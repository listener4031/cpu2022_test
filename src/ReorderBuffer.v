==> flow/design.v <==
module ReorderBuffer(
    input wire clk,
    input wire rst,
    input wire rdy,
    output reg IQ_ROB_is_full,
    input wire ID_input_valid,            
    input wire [32 - 1 : 0] ID_inst_pc,
    input wire [5 : 0] ID_OP_ID,
    input wire [4 : 0] ID_rd,
    input wire ID_predicted_to_jump,
    input wire [32 - 1 : 0] ID_predicted_pc,
    output reg ID_ROB_is_full,
    output reg [3 : 0] RS_ROB_id,          
    output reg RS_output_valid,
    output reg [4 : 0] RS_update_ROB_id,
    output reg [32 - 1 : 0] RS_value,
    output reg [3 : 0] LSB_ROB_id,          
    output reg LSB_output_valid,
    output reg [4 : 0] LSB_update_ROB_id,
    output reg [32 - 1 : 0] LSB_value,
    output reg LSB_head_store_to_launch,
    output reg [3 : 0] LSB_head_ROB_id,
    input wire ALU_RS_input_valid,
    input wire [3 : 0] ALU_RS_ROB_id,
    input wire [32 - 1 : 0] ALU_RS_value,
    input wire [32 - 1 : 0] ALU_RS_targeted_pc,
    input wire ALU_RS_jump_flag,                         
    input wire ALU_LS_input_valid,
    input wire [3 : 0] ALU_LS_ROB_id,
    input wire [32 - 1 : 0] ALU_LS_value,
    input wire [32 - 1 : 0] ALU_LS_addr,
    output reg [3 : 0] RF_ROB_id,          
    output reg RF_output_valid,
    output reg [4 : 0] RF_rd,
    output reg [32 - 1 : 0] RF_value,
    output reg MC_output_valid,
    output reg [5 : 0] MC_OP_ID,
    output reg [32 - 1 : 0] MC_value,
    output reg [32 - 1 : 0] MC_addr,
    output reg PDC_output_valid,
    output reg PDC_hit,
    output reg [32 - 1 : 0] PDC_inst_pc,
    output reg ALU_LS_roll_back_flag,
    output reg ALU_RS_roll_back_flag,
    output reg ID_roll_back_flag,
    output reg IF_roll_back_flag,
    output reg [32 - 1 : 0] IF_roll_back_pc,
    output reg IQ_roll_back_flag,
    output reg LSB_roll_back_flag,
    output reg MC_roll_back_flag,
    output reg RF_roll_back_flag,
    output reg RS_roll_back_flag
);
reg [4 : 0] siz; 
reg [3 : 0] head;  
reg [3 : 0] tail;  
reg [16 - 1 : 0] ready_judger;      
reg [5 : 0] OP_IDs[16 - 1 : 0];
reg [32 - 1 : 0] inst_pcs[16 - 1 : 0];
reg [4 : 0] rds[16 - 1 : 0];
reg [32 - 1 : 0] values[16 - 1 : 0];
reg [32 - 1 : 0] addrs[16 - 1 : 0];  
reg [32 - 1 : 0] predicted_pcs[16 - 1 : 0];  
reg [32 - 1 : 0] targeted_pcs[16 -1 : 0];
reg [1 : 0] roll_back_flag;
reg [32 - 1 : 0] roll_back_pc;
wire ROB_is_full;
assign ROB_is_full = (siz == 5'b10000 || (siz == 5'b01111 && ready_judger[head] == 1'b0)) ? 1'b1 : 1'b0;
wire ROB_full_warning;
assign ROB_full_warning = (siz == 5'b01111 && ready_judger[head] == 1'b0) ? 1'b1 : 1'b0;
wire [3 : 0] in_queue_pos;
assign in_queue_pos = (tail == 4'b1111) ? 4'b0000 : (tail + 4'b0001);
wire debug_launch;
assign debug_launch = (siz != 5'b00000 && ready_judger[head] == 1'b1) ? 1'b1 : 1'b0;
wire [5 : 0] debug_launch_OP_ID;
assign debug_launch_OP_ID = OP_IDs[head];
wire [32 - 1 : 0] debug_launch_inst_pc;
assign debug_launch_inst_pc = inst_pcs[head];
wire OP_ID_differentiator0;
assign OP_ID_differentiator0 = (OP_IDs[head] == 6'd0) ? 1'b1 : 1'b0;
wire OP_ID_differentiator1;
assign OP_ID_differentiator1 = (OP_IDs[head] == 6'd1 
                             || OP_IDs[head] == 6'd2) ? 1'b1 : 1'b0;
wire OP_ID_differentiator2;
assign OP_ID_differentiator2 = (OP_IDs[head] == 6'd3 
                             || OP_IDs[head] == 6'd4) ? 1'b1 : 1'b0;
wire OP_ID_differentiator3;
assign OP_ID_differentiator3 = (OP_IDs[head] == 6'd5 
                             || OP_IDs[head] == 6'd6 
                             || OP_IDs[head] == 6'd7 
                             || OP_IDs[head] == 6'd8 
                             || OP_IDs[head] == 6'd9 
                             || OP_IDs[head] == 6'd10) ? 1'b1 : 1'b0;
wire OP_ID_differentiator4;
assign OP_ID_differentiator4 = (OP_IDs[head] == 6'd11 
                             || OP_IDs[head] == 6'd12 
                             || OP_IDs[head] == 6'd13 
                             || OP_IDs[head] == 6'd14 
                             || OP_IDs[head] == 6'd15) ? 1'b1 : 1'b0;
wire OP_ID_differentiator5;
assign OP_ID_differentiator5 = (OP_IDs[head] == 6'd16 
                             || OP_IDs[head] == 6'd17 
                             || OP_IDs[head] == 6'd18) ? 1'b1 : 1'b0;
wire OP_ID_differentiator6;
assign OP_ID_differentiator6 = (OP_IDs[head] == 6'd19 
                             || OP_IDs[head] == 6'd20 
                             || OP_IDs[head] == 6'd21 
                             || OP_IDs[head] == 6'd22 
                             || OP_IDs[head] == 6'd23 
                             || OP_IDs[head] == 6'd24 
                             || OP_IDs[head] == 6'd25 
                             || OP_IDs[head] == 6'd26 
                             || OP_IDs[head] == 6'd27 
                             || OP_IDs[head] == 6'd28) ? 1'b1 : 1'b0;
wire OP_ID_differentiator7;
assign OP_ID_differentiator7 = (OP_IDs[head] == 6'd29 
                             || OP_IDs[head] == 6'd30 
                             || OP_IDs[head] == 6'd31 
                             || OP_IDs[head] == 6'd32 
                             || OP_IDs[head] == 6'd33 
                             || OP_IDs[head] == 6'd34 
                             || OP_IDs[head] == 6'd35 
                             || OP_IDs[head] == 6'd36 
                             || OP_IDs[head] == 6'd37) ? 1'b1 : 1'b0;
wire is_branch;
assign is_branch = (OP_IDs[head] == 6'd3 || OP_IDs[head] == 6'd4 || OP_IDs[head] == 6'd5 || OP_IDs[head] == 6'd6
                  || OP_IDs[head] == 6'd7 || OP_IDs[head] == 6'd8 || OP_IDs[head] == 6'd9 || OP_IDs[head] == 6'd10) ? 1'b1 : 1'b0;
always @(*) begin
    IQ_ROB_is_full = ROB_is_full;
    ID_ROB_is_full = ROB_is_full;
    LSB_head_store_to_launch = (siz != 5'b00000 && ready_judger[head] == 1'b1 && OP_ID_differentiator5 == 1'b1) ? 1'b1 : 1'b0;
    LSB_head_ROB_id = head;
end
integer i;
always @(posedge clk) begin
    if(rst == 1'b1) begin
        roll_back_flag <= 2'b00;
        siz <= 5'b00000;
        head <= 4'b0000;
        tail <= 4'b1111;
        for(i = 0; i < 16; i = i + 1) begin
            ready_judger[i] <= 1'b0;
        end
        RS_output_valid <= 1'b0;
        LSB_output_valid <= 1'b0;
        RF_output_valid <= 1'b0;
        MC_output_valid <= 1'b0;
        PDC_output_valid <= 1'b0;
        ALU_LS_roll_back_flag <= 1'b0;
        ALU_RS_roll_back_flag <= 1'b0;
        ID_roll_back_flag <= 1'b0;
        IF_roll_back_flag <= 1'b0;
        IQ_roll_back_flag <= 1'b0;
        LSB_roll_back_flag <= 1'b0;
        MC_roll_back_flag <= 1'b0;
        RF_roll_back_flag <= 1'b0;
        RS_roll_back_flag <= 1'b0;
    end
    else if(rdy == 1'b0) begin
    end
    else if(roll_back_flag == 2'b00) begin
        if(siz != 5'b00000 && ready_judger[head] == 1'b1) begin
            if(OP_IDs[head] == 6'd3) roll_back_flag <= 2'b00;
            else if(OP_IDs[head] == 6'd4) roll_back_flag <= 2'b01;
            else if(OP_IDs[head] == 6'd5 || OP_IDs[head] == 6'd6 || OP_IDs[head] == 6'd7 || OP_IDs[head] == 6'd8 || OP_IDs[head] == 6'd9 || OP_IDs[head] == 6'd10) begin
                if(targeted_pcs[head] == predicted_pcs[head]) roll_back_flag <= 2'b00;
                else roll_back_flag <= 2'b01;
            end
            else roll_back_flag <= 2'b00;
        end
        else roll_back_flag <= 2'b00;
        roll_back_pc <= targeted_pcs[head];
        ALU_LS_roll_back_flag <= 1'b0;
        ALU_RS_roll_back_flag <= 1'b0;
        ID_roll_back_flag <= 1'b0;
        IF_roll_back_flag <= 1'b0;
        IQ_roll_back_flag <= 1'b0;
        LSB_roll_back_flag <= 1'b0;
        MC_roll_back_flag <= 1'b0;
        RF_roll_back_flag <= 1'b0;
        RS_roll_back_flag <= 1'b0;
        if(ID_input_valid == 1'b1) begin
            if(siz != 5'b00000 && ready_judger[head] == 1'b1) siz <= siz;
            else siz <= siz + 5'b00001;
        end
        else begin
            if(siz != 5'b00000 && ready_judger[head] == 1'b1) siz <= siz - 5'b00001;
            else siz <= siz;
        end
        if(ID_input_valid == 1'b1) begin
            ready_judger[in_queue_pos] <= 1'b0;
            OP_IDs[in_queue_pos] <= ID_OP_ID;
            inst_pcs[in_queue_pos] <= ID_inst_pc;
            rds[in_queue_pos] <= ID_rd;
            if(ID_predicted_to_jump == 1'b1) predicted_pcs[in_queue_pos] <= ID_predicted_pc;
            else predicted_pcs[in_queue_pos] <= ID_inst_pc + 32'h4;
            tail <= in_queue_pos;
        end
        if(siz != 5'b00000 && ready_judger[head] == 1'b1) begin  
            head <= (head == 4'b1111) ? 4'b0000 : (head + 4'b0001);
            if(OP_ID_differentiator1 == 1'b1 
            || OP_ID_differentiator2 == 1'b1 
            || OP_ID_differentiator4 == 1'b1 
            || OP_ID_differentiator6 == 1'b1 
            || OP_ID_differentiator7 == 1'b1) begin
                RS_output_valid <= 1'b1;
                RS_update_ROB_id <= head;
                RS_value <= values[head];
                LSB_output_valid <= 1'b1;
                LSB_update_ROB_id <= head;
                LSB_value <= values[head];
                RF_output_valid <= 1'b1;
                RF_rd <= rds[head];
                RF_value <= values[head];
                MC_output_valid <= 1'b0;
            end
            else if(OP_ID_differentiator5 == 1'b1) begin  
                RS_output_valid <= 1'b0;
                LSB_output_valid <= 1'b0;
                RF_output_valid <= 1'b0;
                MC_output_valid <= 1'b1;
                MC_OP_ID <= OP_IDs[head];
                MC_value <= values[head];
                MC_addr <= addrs[head];
            end
            else begin  
                RS_output_valid <= 1'b0;
                LSB_output_valid <= 1'b0;
                RF_output_valid <= 1'b0;
                MC_output_valid <= 1'b0;
            end
            if(is_branch == 1'b1) begin
                PDC_output_valid <= 1'b1;
                PDC_inst_pc <= inst_pcs[head];
                PDC_hit <= (inst_pcs[head] + 32'h4 == targeted_pcs[head]) ? 1'b0 : 1'b1;
            end
            else begin
                PDC_output_valid <= 1'b0;
            end
            if(inst_pcs[head] == 32'h10a4 || inst_pcs[head] == 32'h11dc || inst_pcs[head] == 32'h120c || inst_pcs[head] == 32'h1238) begin
            end
        end
        else begin
            RS_output_valid <= 1'b0;
            LSB_output_valid <= 1'b0;
            RF_output_valid <= 1'b0;
            MC_output_valid <= 1'b0;
            PDC_output_valid <= 1'b0;
        end
        if(ALU_RS_input_valid == 1'b1) begin
            ready_judger[ALU_RS_ROB_id] <= 1'b1;
            values[ALU_RS_ROB_id] <= ALU_RS_value;
            targeted_pcs[ALU_RS_ROB_id] <= (ALU_RS_jump_flag == 1'b1) ? ALU_RS_targeted_pc : (inst_pcs[ALU_RS_ROB_id] + 32'h4);
        end
        if(ALU_LS_input_valid == 1'b1) begin
            ready_judger[ALU_LS_ROB_id] <= 1'b1;
            values[ALU_LS_ROB_id] <= ALU_LS_value;
            addrs[ALU_LS_ROB_id] <= ALU_LS_addr;
        end
    end
    else if(roll_back_flag == 2'b01) begin  
        roll_back_flag <= 2'b10;
        ALU_LS_roll_back_flag <= 1'b1;
        ALU_RS_roll_back_flag <= 1'b1;
        ID_roll_back_flag <= 1'b1;
        IF_roll_back_flag <= 1'b1;
        IF_roll_back_pc <= roll_back_pc;
        IQ_roll_back_flag <= 1'b1;
        LSB_roll_back_flag <= 1'b1;
        MC_roll_back_flag <= 1'b1;
        RF_roll_back_flag <= 1'b1;
        RS_roll_back_flag <= 1'b1;
    end
    else begin
        roll_back_flag <= 2'b00;
        siz <= 5'b00000;
        head <= 4'b0000;
        tail <= 4'b1111;
        for(i = 0; i < 16; i = i + 1) begin
            ready_judger[i] <= 1'b0;
        end
        ALU_LS_roll_back_flag <= 1'b0;
        ALU_RS_roll_back_flag <= 1'b0;
        ID_roll_back_flag <= 1'b0;
        IF_roll_back_flag <= 1'b0;
        IQ_roll_back_flag <= 1'b0;
        LSB_roll_back_flag <= 1'b0;
        MC_roll_back_flag <= 1'b0;
        RF_roll_back_flag <= 1'b0;
        RS_roll_back_flag <= 1'b0;
    end
end
always @(*) begin
    RS_ROB_id = in_queue_pos;
    LSB_ROB_id = in_queue_pos;
    RF_ROB_id = in_queue_pos;
end
endmodule
* Step by step through the tools: ReorderBuffer
Tool output for the design above, in the order of the flow.
Line numbers count from 1 in the design file above.
A cell with -- has no value.
- Top module :: ReorderBuffer
- Clock port :: clk
- Cell library :: sky130hd
- Corner :: tt_025C_1v80

* Word level
Yosys after proc, flatten, opt, wreduce and memory -nomap, before mapping. Print and check cells are not counted.
Memory sizes are those after Yosys's memory passes, which may raise the word count (mostly to a power of two), join words into wider ones and drop unused or constant bits.
- Register bits :: 206
- RAM bits :: 2736
- Word width x clocked read ports :: 171
- Memories :: 7
- Input port bits :: 219
- Output and inout bits :: 279
- Elaborated cells :: 306
** Memory list
- addrs :: depth 16, width 32, rd ports 1, wr ports 1, RTL line 62 : reg [32 - 1 : 0] addrs[16 - 1 : 0];
- inst_pcs :: depth 16, width 32, rd ports 2, wr ports 1, RTL line 59 : reg [32 - 1 : 0] inst_pcs[16 - 1 : 0];
- predicted_pcs :: depth 16, width 32, rd ports 1, wr ports 1, RTL line 63 : reg [32 - 1 : 0] predicted_pcs[16 - 1 : 0];
- (name not given) :: depth 16, width 32, rd ports 1, wr ports 1, RTL line 64
- values :: depth 16, width 32, rd ports 1, wr ports 2, RTL line 61 : reg [32 - 1 : 0] values[16 - 1 : 0];
- OP_IDs :: depth 16, width 6, rd ports 1, wr ports 1, RTL line 58 : reg [5 : 0] OP_IDs[16 - 1 : 0];
Further memories, not shown: 1.
- Add/subtract/negate cells :: 10
- Eq/ne operators :: 49
- Shift operators :: 5
- Mux-type cells :: 133
- Bitwise gates (word level) :: 14
- Reduce/logical cells :: 56
** Operators with widths (number)
- two-way mux 32 bit :: 32
- two-way mux 16 bit :: 10
- two-way mux 4 bit :: 29
- adder 32 x 3 -> 32 bit with constant B :: 3
- == test 6 x 5 -> 1 bit with constant B :: 16
- variable shift 1 x 5 -> 16 bit with constant A :: 4
- == test 32 bit :: 2
- AND 16 bit :: 3
- OR 16 bit :: 3
- NOT 16 bit :: 3
- == test 6 x 4 -> 1 bit with constant B :: 8
- two-way mux 1 bit :: 47
- two-way mux 5 bit :: 9
- logical OR 1 bit :: 41
- == test 6 bit with constant B :: 6
- == test 6 x 3 -> 1 bit with constant B :: 4
- two-way mux 6 bit :: 4
- indexed select 16 x 4 -> 1 bit :: 1
- negation 4 -> 5 bit :: 3
- == test 6 x 2 -> 1 bit with constant B :: 2
- AND reduction 5 bit :: 2
- AND reduction 3 bit :: 3
- adder 4 x 1 -> 4 bit with constant B :: 2
- == test 4 bit with constant B :: 2
- AND reduction 4 bit :: 2
- == test 6 x 1 -> 1 bit with constant B :: 1
- AND reduction 6 bit :: 1
- adder 5 x 1 -> 5 bit with constant B :: 1
Not listed: further kinds 15, cells in them 23.

* Depth
Longest topological path by Yosys (ltp), each cell counted once; first at word level (registers and memories cut), then after technology mapping (sequential cells cut; the memories' decode and read muxes count).
- Word-level depth :: 21
- ABC_AREA :: 0
- Gate-level depth with buffers :: 20
- Depth with buffers taken out :: 12

* Synthesis result
Source: synth_stat.txt of the flow (Yosys; design flattened, memories mapped). It holds for the ABC_AREA given above (unset counts as 0); a run with the other value may have another netlist.
Totals and module areas in this step are rounded.
** Cells by type
- sky130_fd_sc_hd__edfxtp_1 :: number 2944, total area 8.84E+04 µm²
- sky130_fd_sc_hd__mux4_2 :: number 904, total area 2.04E+04 µm²
- sky130_fd_sc_hd__mux2_2 :: number 340, total area 3.83E+03 µm²
- sky130_fd_sc_hd__nand2_1 :: number 724, total area 2.72E+03 µm²
- sky130_fd_sc_hd__mux4_1 :: number 37, total area 972.182 µm²
- sky130_fd_sc_hd__buf_4 :: number 114, total area 855.821 µm²
- sky130_fd_sc_hd__mux2i_1 :: number 85, total area 850.816 µm²
- sky130_fd_sc_hd__clkbuf_1 :: number 224, total area 840.806 µm²
- sky130_fd_sc_hd__dfxtp_1 :: number 40, total area 800.768 µm²
- sky130_fd_sc_hd__nor2_1 :: number 167, total area 626.851 µm²
- sky130_fd_sc_hd__xnor2_1 :: number 71, total area 621.846 µm²
- sky130_fd_sc_hd__xor2_1 :: number 64, total area 560.538 µm²
- sky130_fd_sc_hd__a21oi_1 :: number 76, total area 380.365 µm²
- sky130_fd_sc_hd__a22oi_1 :: number 48, total area 360.346 µm²
- sky130_fd_sc_hd__o21ai_0 :: number 71, total area 355.341 µm²
- sky130_fd_sc_hd__buf_2 :: number 67, total area 335.322 µm²
- sky130_fd_sc_hd__ha_1 :: number 22, total area 275.264 µm²
- sky130_fd_sc_hd__buf_6 :: number 23, total area 258.998 µm²
Other cell types: 69; their cells: 464.
- Cell count :: 6485
- Cell area after synthesis :: 130000 µm²
- Sequential part of the area :: 89000 µm²
- Mapped flip-flops :: 2984
- Buffer cells :: 502

* Timing after synthesis
Source: OpenSTA report_checks on the synthesized netlist (no wires, ideal clock, input and output delay 20% of the period each), path of least setup slack; recovery checks are left aside. Register names are those of the netlist, which keeps one name where synthesis merged equal registers.
- Path kind :: in2reg
- From :: in ALU_RS_ROB_id[2]
- To :: mem values[14][0]
- Clock period :: 9800 ps
- Input delay :: 1960 ps
- Library setup time :: 466 ps
- Launch time at the first pin :: 1960 ps
- Data arrival time :: 6594 ps
- Required time :: 9334 ps
- Setup slack :: 2740 ps
- Delay of the path :: 5100 ps
- Stages :: 7
- Buffers on the path :: 5
- Period reached after synthesis :: 7060 ps
"delay of the path" = arrival - input delay + setup time.
"stages" counts driving pins, that of a launching flip-flop among them; a cell with two outputs on the path counts twice.
"period reached after synthesis" is the clock period less the worst setup slack; recovery checks do not enter. This is arithmetic on one report: input and output delays are still those of the set period (20% each).
The rows between start and end are the longest chain of elaborated cells between them; the timing report does not say that the signal goes this way. Where chains are equally long, one stands for them.
Each line given opens the expression or statement behind the cell; cells for indexed reads and writes are added by Yosys, which also makes memories of some case tables.
- Path through :: sky130_fd_sc_hd__clkbuf_1 > sky130_fd_sc_hd__buf_1 > sky130_fd_sc_hd__buf_2 > sky130_fd_sc_hd__clkbuf_1 > sky130_fd_sc_hd__clkbuf_1 > sky130_fd_sc_hd__nand3_1 > sky130_fd_sc_hd__o21ai_0
- Cells in the longest elaborated chain :: 4
- Elaborated cells on any way between the ends :: 4
- Source lines of those cells :: 4
- Those cells by class :: mux (4)
** Ends and longest elaborated chain, post-synthesis
- start, declared :: RTL line 24 : input wire [3 : 0] ALU_RS_ROB_id,
- two-way mux 4 bit :: RTL line 250 : if(ALU_RS_input_valid == 1'b1) begin
- two-way mux 4 bit :: RTL line 161 : else if(roll_back_flag == 2'b00) begin
- two-way mux 4 bit :: RTL line 159 : else if(rdy == 1'b0) begin
- two-way mux 4 bit :: RTL line 136 : if(rst == 1'b1) begin
- end, declared :: RTL line 61 : reg [32 - 1 : 0] values[16 - 1 : 0];

* Timing after layout
Path of least setup slack in the final report of entry A (OpenROAD, finished layout, wires in). Where an end is a register, its clock arrival counts in the times.
The report prints the path's times to 10 ps; the period is as set.
- Path kind :: reg2reg
- From :: reg (name not given)
- To :: reg PDC_hit
- Clock period :: 4440 ps
- Library setup time :: 270 ps
- Launch time at the first pin :: 870 ps
- Data arrival time :: 5680 ps
- Required time :: 5020 ps
- Setup slack :: -660 ps
- Stages :: 15
- Buffers on the path :: 4
- Path through :: sky130_fd_sc_hd__dfxtp_2 > sky130_fd_sc_hd__clkbuf_2 > sky130_fd_sc_hd__buf_4 > sky130_fd_sc_hd__nor2_1 > sky130_fd_sc_hd__buf_4 > sky130_fd_sc_hd__clkbuf_4 > sky130_fd_sc_hd__a22oi_1 > sky130_fd_sc_hd__nand2_1 > sky130_fd_sc_hd__and2_1 > sky130_fd_sc_hd__nand4_1 > sky130_fd_sc_hd__nor3_1 > sky130_fd_sc_hd__mux2i_1 > sky130_fd_sc_hd__o211ai_1 > sky130_fd_sc_hd__or4_1 > sky130_fd_sc_hd__or4_4
** Ends and longest elaborated chain, post-layout
- end, assigned :: RTL line 235
- end, declared :: RTL line 41 : output reg PDC_hit,
Chain of elaborated cells between the ends: none given.

Add stored flow runs of ReorderBuffer

Flow measurements of ReorderBuffer on sky130hd: 2 stored runs with different settings, listed in no order. Input and output delays are each 20% of the period that was set; the output load is 0.01 pF.
"achieved clock period" is the run's clock period less its worst setup slack. It is reckoned from that one timing run; input and output delays stay at 20% of the period that was set.
"critical path time" means the part of the period allowed to the worst setup path (the constraints hold back 20% at inputs and 20% at outputs) less its slack; where the path has registers, the arrival times of their clocks count too.
By "total design power" is meant OpenSTA's value without simulated activity: inputs other than the clock are taken to toggle once in ten clock periods, and the tool carries that through the logic.
"critical path time" is known to 10 ps.
Measured values are rounded.

* Entry A
** Files
==> flow/run.sh <==
#!/bin/bash
# the make line also repeats the synthesis and layout settings of config.mk as NAME=value (left out here)
make -C /OpenROAD-flow-scripts/flow DESIGN_CONFIG=/design/flow/config.mk WORK_HOME=/design/flow/orfs CLKGATE_MAP_FILE= finish
==> flow/config.mk <==
export PLATFORM = sky130hd
export DESIGN_NAME = ReorderBuffer
export DESIGN_NICKNAME = ReorderBuffer
export VERILOG_FILES = /design/flow/design.v
export SDC_FILE = /design/flow/constraint.sdc
export NUM_CORES = 4
export LEC_CHECK = 0
export CAP_MARGIN = 35
export CELL_PAD_IN_SITES_GLOBAL_PLACEMENT = 3
export CORE_ASPECT_RATIO = 1.25
export CORE_MARGIN = 7
export CORE_UTILIZATION = 48
export CTS_CLUSTER_SIZE = 89
export GPL_ROUTABILITY_DRIVEN = 1
export GPL_TIMING_DRIVEN = 0
export PLACE_DENSITY_LB_ADDON = 0.29
export SETUP_SLACK_MARGIN = 0.81
export SLEW_MARGIN = 25
export TNS_END_PERCENT = 100
==> flow/constraint.sdc <==
create_clock -name core_clock -period 4.44 [get_ports {clk}]
set_input_delay 0.8880 -clock core_clock [delete_from_list [all_inputs] [get_ports {clk}]]
set_output_delay 0.8880 -clock core_clock [all_outputs]
set_load 0.01 [all_outputs]
** Results
- Critical path time :: 5100 ps
- Worst setup path kind :: reg2reg
- Area of the synthesized netlist :: 130000 µm²
- Smallest setup slack :: -660 ps
- Utilization of the finished layout :: 60 %
- Total negative slack on setup checks :: -9000 ps
- Total design power :: 60000 uW
- Standard-cell area of the final layout :: 160000 µm²
- Worst hold slack after layout :: 420 ps
- Full die area :: 280000 µm²
- Achieved clock period :: 5099 ps

* Entry B
** Files
==> flow/run.sh <==
#!/bin/bash
# the make line also repeats the synthesis and layout settings of config.mk as NAME=value (left out here)
make -C /OpenROAD-flow-scripts/flow DESIGN_CONFIG=/design/flow/config.mk WORK_HOME=/design/flow/orfs CLKGATE_MAP_FILE= finish
==> flow/config.mk <==
export PLATFORM = sky130hd
export DESIGN_NAME = ReorderBuffer
export DESIGN_NICKNAME = ReorderBuffer
export VERILOG_FILES = /design/flow/design.v
export SDC_FILE = /design/flow/constraint.sdc
export NUM_CORES = 4
export LEC_CHECK = 0
export ABC_AREA = 0
export CAP_MARGIN = 20
export CELL_PAD_IN_SITES_DETAIL_PLACEMENT = 1
export CORE_MARGIN = 2
export CORE_UTILIZATION = 28
export CTS_CLUSTER_SIZE = 91
export GPL_ROUTABILITY_DRIVEN = 0
export PLACE_DENSITY_LB_ADDON = 0.01
export SLEW_MARGIN = 20
==> flow/constraint.sdc <==
create_clock -name core_clock -period 5.99 [get_ports {clk}]
set_input_delay 1.1980 -clock core_clock [delete_from_list [all_inputs] [get_ports {clk}]]
set_output_delay 1.1980 -clock core_clock [all_outputs]
set_load 0.01 [all_outputs]
** Results
- Smallest setup slack :: 330 ps
- Worst hold slack after layout :: 420 ps
- Full die area :: 460000 µm²
- Standard-cell area of the final layout :: 150000 µm²
- Critical path time :: 4460 ps
- Worst setup path kind :: reg2out
- Area of the synthesized netlist :: 130000 µm²
- Utilization of the finished layout :: 34 %
- Achieved clock period :: 5662 ps
- Total negative slack on setup checks :: 0 ps
- Total design power :: 47000 uW
