==> flow/design.v <==
module InstQueue(
    input wire clk,
    input wire rst,
    input wire rdy,
    input wire ROB_is_full,
    input wire RS_is_full,
    input wire LSB_is_full,
    output reg IF_IQ_is_full,                        
    input wire IF_input_valid,
    input wire [32 - 1 : 0] IF_inst,
    input wire [32 - 1 : 0] IF_inst_pc,
    input wire IF_predicted_to_jump,
    input wire [32 - 1 : 0] IF_predicted_pc,
    input wire ID_ready,
    output reg ID_output_valid,
    output reg [32 - 1 : 0] ID_inst,
    output reg [32 - 1 : 0] ID_inst_pc,
    output reg ID_predicted_to_jump,
    output reg [32 - 1 : 0] ID_predicted_pc,
    input wire ROB_roll_back_flag
);
wire [6 : 0] opcode;
assign opcode = insts[head][6 : 0];
wire is_LSB;
assign is_LSB = (opcode == 7'b0000011 || opcode == 7'b0100011) ? 1'b1 : 1'b0;
wire not_launch_inst;
assign not_launch_inst = (siz == 5'b00000 || ID_ready == 1'b0 || ROB_is_full == 1'b1 || (is_LSB == 1'b0 && RS_is_full == 1'b1) || (is_LSB == 1'b1 && LSB_is_full == 1'b1)) ? 1'b1 : 1'b0;
reg [4 : 0] siz;
reg [3 : 0] head;
reg [3 : 0] tail;
reg [32 - 1 : 0] insts[16 - 1 : 0];
reg [32 - 1 : 0] inst_pcs[16 - 1 : 0];
reg [16 - 1 : 0] predicted_jump_judger;
reg [32 - 1 : 0] predicted_pcs[16 - 1 : 0];
wire [3 : 0] in_queue_pos;
assign in_queue_pos = (tail == 4'b1111) ? 4'b0000 : (tail + 4'b0001);
wire IQ_is_full;
assign IQ_is_full = (siz == 5'b10000 || (siz == 5'b01111 && not_launch_inst == 1'b1));
always @(*) begin
    IF_IQ_is_full = IQ_is_full;
end
always @(posedge clk) begin
    if(rst == 1'b1) begin
        siz <= 5'b00000;
        head <= 4'b0000;
        tail <= 4'b1111;
        ID_output_valid <= 1'b0;
    end
    else if(rdy == 1'b0) begin
    end
    else if(ROB_roll_back_flag == 1'b0) begin
        if(not_launch_inst == 1'b1) begin
            if(IF_input_valid == 1'b1) siz <= siz + 5'b00001;
            else siz <= siz;
        end
        else begin
            if(IF_input_valid == 1'b1) siz <= siz;
            else siz <= siz - 5'b00001;
        end
        if(not_launch_inst == 1'b0) begin
            ID_output_valid <= 1'b1;
            ID_inst <= insts[head];
            ID_inst_pc <= inst_pcs[head];
            ID_predicted_to_jump <= predicted_jump_judger[head];
            ID_predicted_pc <= predicted_pcs[head];
            head <= (head == 4'b1111) ? 4'b0000 : (head + 4'b0001);
        end
        else begin
            ID_output_valid <= 1'b0;
        end
        if(IF_input_valid == 1'b1) begin
            insts[in_queue_pos] <= IF_inst;
            inst_pcs[in_queue_pos] <= IF_inst_pc;
            predicted_jump_judger[in_queue_pos] <= IF_predicted_to_jump;
            predicted_pcs[in_queue_pos] <= IF_predicted_pc;
            tail <= in_queue_pos;
        end
    end
    else begin
        siz <= 5'b00000;
        head <= 4'b0000;
        tail <= 4'b1111;
        ID_output_valid <= 1'b0;
    end
end
endmodule
From RTL to reports: InstQueue --
The steps from the RTL of InstQueue to its reports follow in flow order. Line numbers count from 1 in the design file above. Operators: Yosys type, input widths -> output width; for muxes data width and select width s. Cell names lack the library's common part. Not given: --
Inputs: top module InstQueue, clock clk, library sky130hd, corner tt_025C_1v80

Word level --
Counts by Yosys on the flattened word-level netlist (proc, flatten, opt, wreduce; memories kept). Print and check cells are left out. Cells with the same type and inputs are merged into one. Memory sizes are those after Yosys's memory passes, which may raise the word count (mostly to a power of two), join words into wider ones and drop unused or constant bits.
Cells by class: add/sub/neg operators 5, mux-type cells 35, equal/unequal tests 9, reductions and logical operators 16, shift-type cells 3, divide/modulo/power cells 0, bitwise operators 8, multiply operators 0, magnitude comparators 0
Operators with widths (count):
- $mux 32 | 12
- $mux 4 | 11
- $mux 5 | 4
- $shift 1x5->16 | 1
- $shift 1x5->16 const A | 1
- $and 16x16->16 | 1
- $or 16x16->16 | 1
- $shiftx 16x4->1 | 1
- $not 16->16 | 1
- $add 4x1->4 const B | 2
- $eq 4x4->1 const B | 2
- $reduce_and 4->1 | 2
- $mux 1 | 8
- $eq 7x2->1 const B | 1
- $eq 7x6->1 const B | 1
- $logic_or 1x1->1 | 6
- $not 1->1 | 5
- $neg 4->5 | 1
- $add 5x1->5 const B | 1
- $sub 5x1->5 const B | 1
- $eq 5x4->1 const B | 1
- $eq 5x5->1 const B | 1
- $logic_not 5->1 | 1
- $reduce_and 2->1 | 2
- $logic_and 1x1->1 | 3
- $ne 3x1->1 const B | 1
- $ne 3x3->1 const B | 1
- $reduce_and 3->1 | 1
Other operator kinds: 2; their cells: 2.
Storage and ports: bits in registers 63, memories kept 3, bits in latches 0, output and inout bits 99, memory bits (writable) 1536, bits in read-only memories 0, word width x clocked read ports 96, input bits 106, cells after elaboration 86
Memory list:
- inst_pcs | depth 16, bits a word 32, read ports 1, write ports 1, RTL line 32 | reg [32 - 1 : 0] inst_pcs[16 - 1 : 0];
- insts | depth 16, bits a word 32, read ports 1, write ports 1, RTL line 31 | reg [32 - 1 : 0] insts[16 - 1 : 0];
- predicted_pcs | depth 16, bits a word 32, read ports 1, write ports 1, RTL line 34 | reg [32 - 1 : 0] predicted_pcs[16 - 1 : 0];

Logic depth --
Longest topological path by Yosys (ltp), each cell counted once; first at word level (registers and memories cut), then after technology mapping (sequential cells cut; the memories' decode and read muxes count).
Depth: depth in word-level cells 12, ABC_AREA 0, depth in mapped cells 18, mapped depth without buffers 14

Netlist --
Yosys stat after the flow's synthesis: flattened, memories mapped to cells. It holds for the ABC_AREA given above (unset counts as 0); a run with the other value may have another netlist.
Synthesis totals: cell count 2504, mapped area 62631.3 um^2, flip-flop cells 1667, area of sequential cells 49877.8 um^2
Cell types:
- edfxtp_1 | count 1649, area in all 4.95E+04 um^2
- mux4_2 | count 470, area in all 1.06E+04 um^2
- dfxtp_1 | count 18, area in all 360.346 um^2
- clkbuf_1 | count 76, area in all 285.274 um^2
- mux2i_1 | count 16, area in all 160.154 um^2
- nor2_1 | count 36, area in all 135.13 um^2
- nand2_1 | count 35, area in all 131.376 um^2
- buf_1 | count 34, area in all 127.622 um^2
- ha_1 | count 10, area in all 125.12 um^2
- a22o_1 | count 13, area in all 113.859 um^2
- mux2_2 | count 7, area in all 78.826 um^2
- o21ai_0 | count 15, area in all 75.072 um^2
- a221oi_1 | count 7, area in all 61.309 um^2
- mux4_1 | count 2, area in all 52.55 um^2
- a31oi_1 | count 7, area in all 43.792 um^2
- buf_12 | count 2, area in all 40.038 um^2
- inv_1 | count 10, area in all 37.536 um^2
- nand2b_1 | count 6, area in all 37.536 um^2
Other cell types: 41; their cells: 91.

Path before layout --
Source: OpenSTA report_checks on the synthesized netlist (no wires, ideal clock, input and output delay 20% of the period each), path of least setup slack; recovery checks are left aside. Register names are those of the netlist, which keeps one name where synthesis merged equal registers.
Timing after synthesis: path kind input to register, start point in ID_ready, end point reg (name not given), period 13.1 ns, setup slack 2.000 ns, driving pins on the path 9, required time 12.988 ns, time at the first pin 2.620 ns, setup time 0.112 ns, arrival 10.988 ns, delay of the path 8.480 ns, synthesis period reached 11.1 ns
"delay of the path" = arrival - input delay + setup time. "driving pins on the path": output pins that drive a net of the path, with the launching flip-flop's if there is one; two outputs of one cell count as two. "synthesis period reached" = period - worst setup slack (recovery checks aside). The figure is calculated, with input and output delays left at 20% of the set period.
Between the ends, after synthesis: cells stage by stage nor2b_1 > o21ai_0 > nor2_1 > inv_1 > or4_4 > and2_1 > buf_6 > nor3_1 > a32o_1
RTL lines, path after synthesis:
- start: declaration | RTL line 14 | input wire ID_ready,
Chain of elaborated cells between the ends: none given.

Path in the finished layout --
From the final timing report of record 1: the path of least setup slack in the routed layout; clock arrival at registers is part of the times.
Timing post-layout: path kind register to output, start point reg (name not given), end point out IF_IQ_is_full, setup slack 1.92 ns, time at the first pin 0.77 ns, required time 5.40 ns, period 6.75 ns, arrival 3.48 ns, driving pins on the path 12
Between the ends, post-layout: cells stage by stage dfxtp_4 > buf_6 > buf_4 > mux2i_4 > a221oi_2 > or2_2 > a221o_1 > or4_4 > and2_4 > nand3_2 > mux2i_1 > buf_2
RTL lines, path post-layout:
- end: declaration | RTL line 8 | output reg IF_IQ_is_full,
Chain of elaborated cells between the ends: none given.

Appendix: measured runs

Record of 2 stored runs of the RTL-to-layout flow on InstQueue, platform sky130hd. The runs are unordered. Constraints: input delay and output delay 20% of the set period each, output load 0.01 pF.
"clock period achieved" means the clock period less the worst setup slack. The figure is calculated, with input and output delays left at 20% of the set period.
"allowed time less slack (worst setup path)" means the part of the period allowed to the worst setup path (the constraints hold back 20% at inputs and 20% at outputs) less its slack; where the path has registers, the arrival times of their clocks count too.
"power consumption": no workload was simulated; the value follows from the tool's default switching activity.

* Record 1 | settings: period_ns 6.75; CORE_UTILIZATION 53; SETUP_SLACK_MARGIN 1.93; PLACE_DENSITY 0.77; HOLD_SLACK_MARGIN -0.02; CORE_ASPECT_RATIO 1.52; CTS_CLUSTER_DIAMETER 347; CAP_MARGIN 20; CORE_MARGIN 2; SLEW_MARGIN 20 | results: post-route worst hold slack 0.567 ns; standard-cell area after layout 72,135.4 um^2; final setup TNS 0.000 ns; worst setup slack after layout 1.921 ns; post-route utilization 61.5 %; clock period achieved 4.829 ns; allowed time less slack (worst setup path) 3.48 ns; worst setup path type register to output; Yosys chip area after synthesis 62,631.3 um^2; power consumption 20,049 uW; area inside the die boundary 120,997.0 um^2
* Record 2 | settings: period_ns 10.4; CORE_UTILIZATION 17; SETUP_SLACK_MARGIN -0.85; PLACE_DENSITY_LB_ADDON 0.17; CORE_ASPECT_RATIO 0.54; GPL_TIMING_DRIVEN 1; MIN_ROUTING_LAYER met1; CAP_MARGIN 20; CORE_MARGIN 2; SLEW_MARGIN 20 | results: post-route worst hold slack 0.567 ns; standard-cell area after layout 76,586.0 um^2; final setup TNS 0.000 ns; worst setup slack after layout 2.867 ns; post-route utilization 20.9 %; clock period achieved 7.533 ns; allowed time less slack (worst setup path) 5.45 ns; worst setup path type register to output; Yosys chip area after synthesis 62,631.3 um^2; power consumption 13,825 uW; area inside the die boundary 373,525.0 um^2
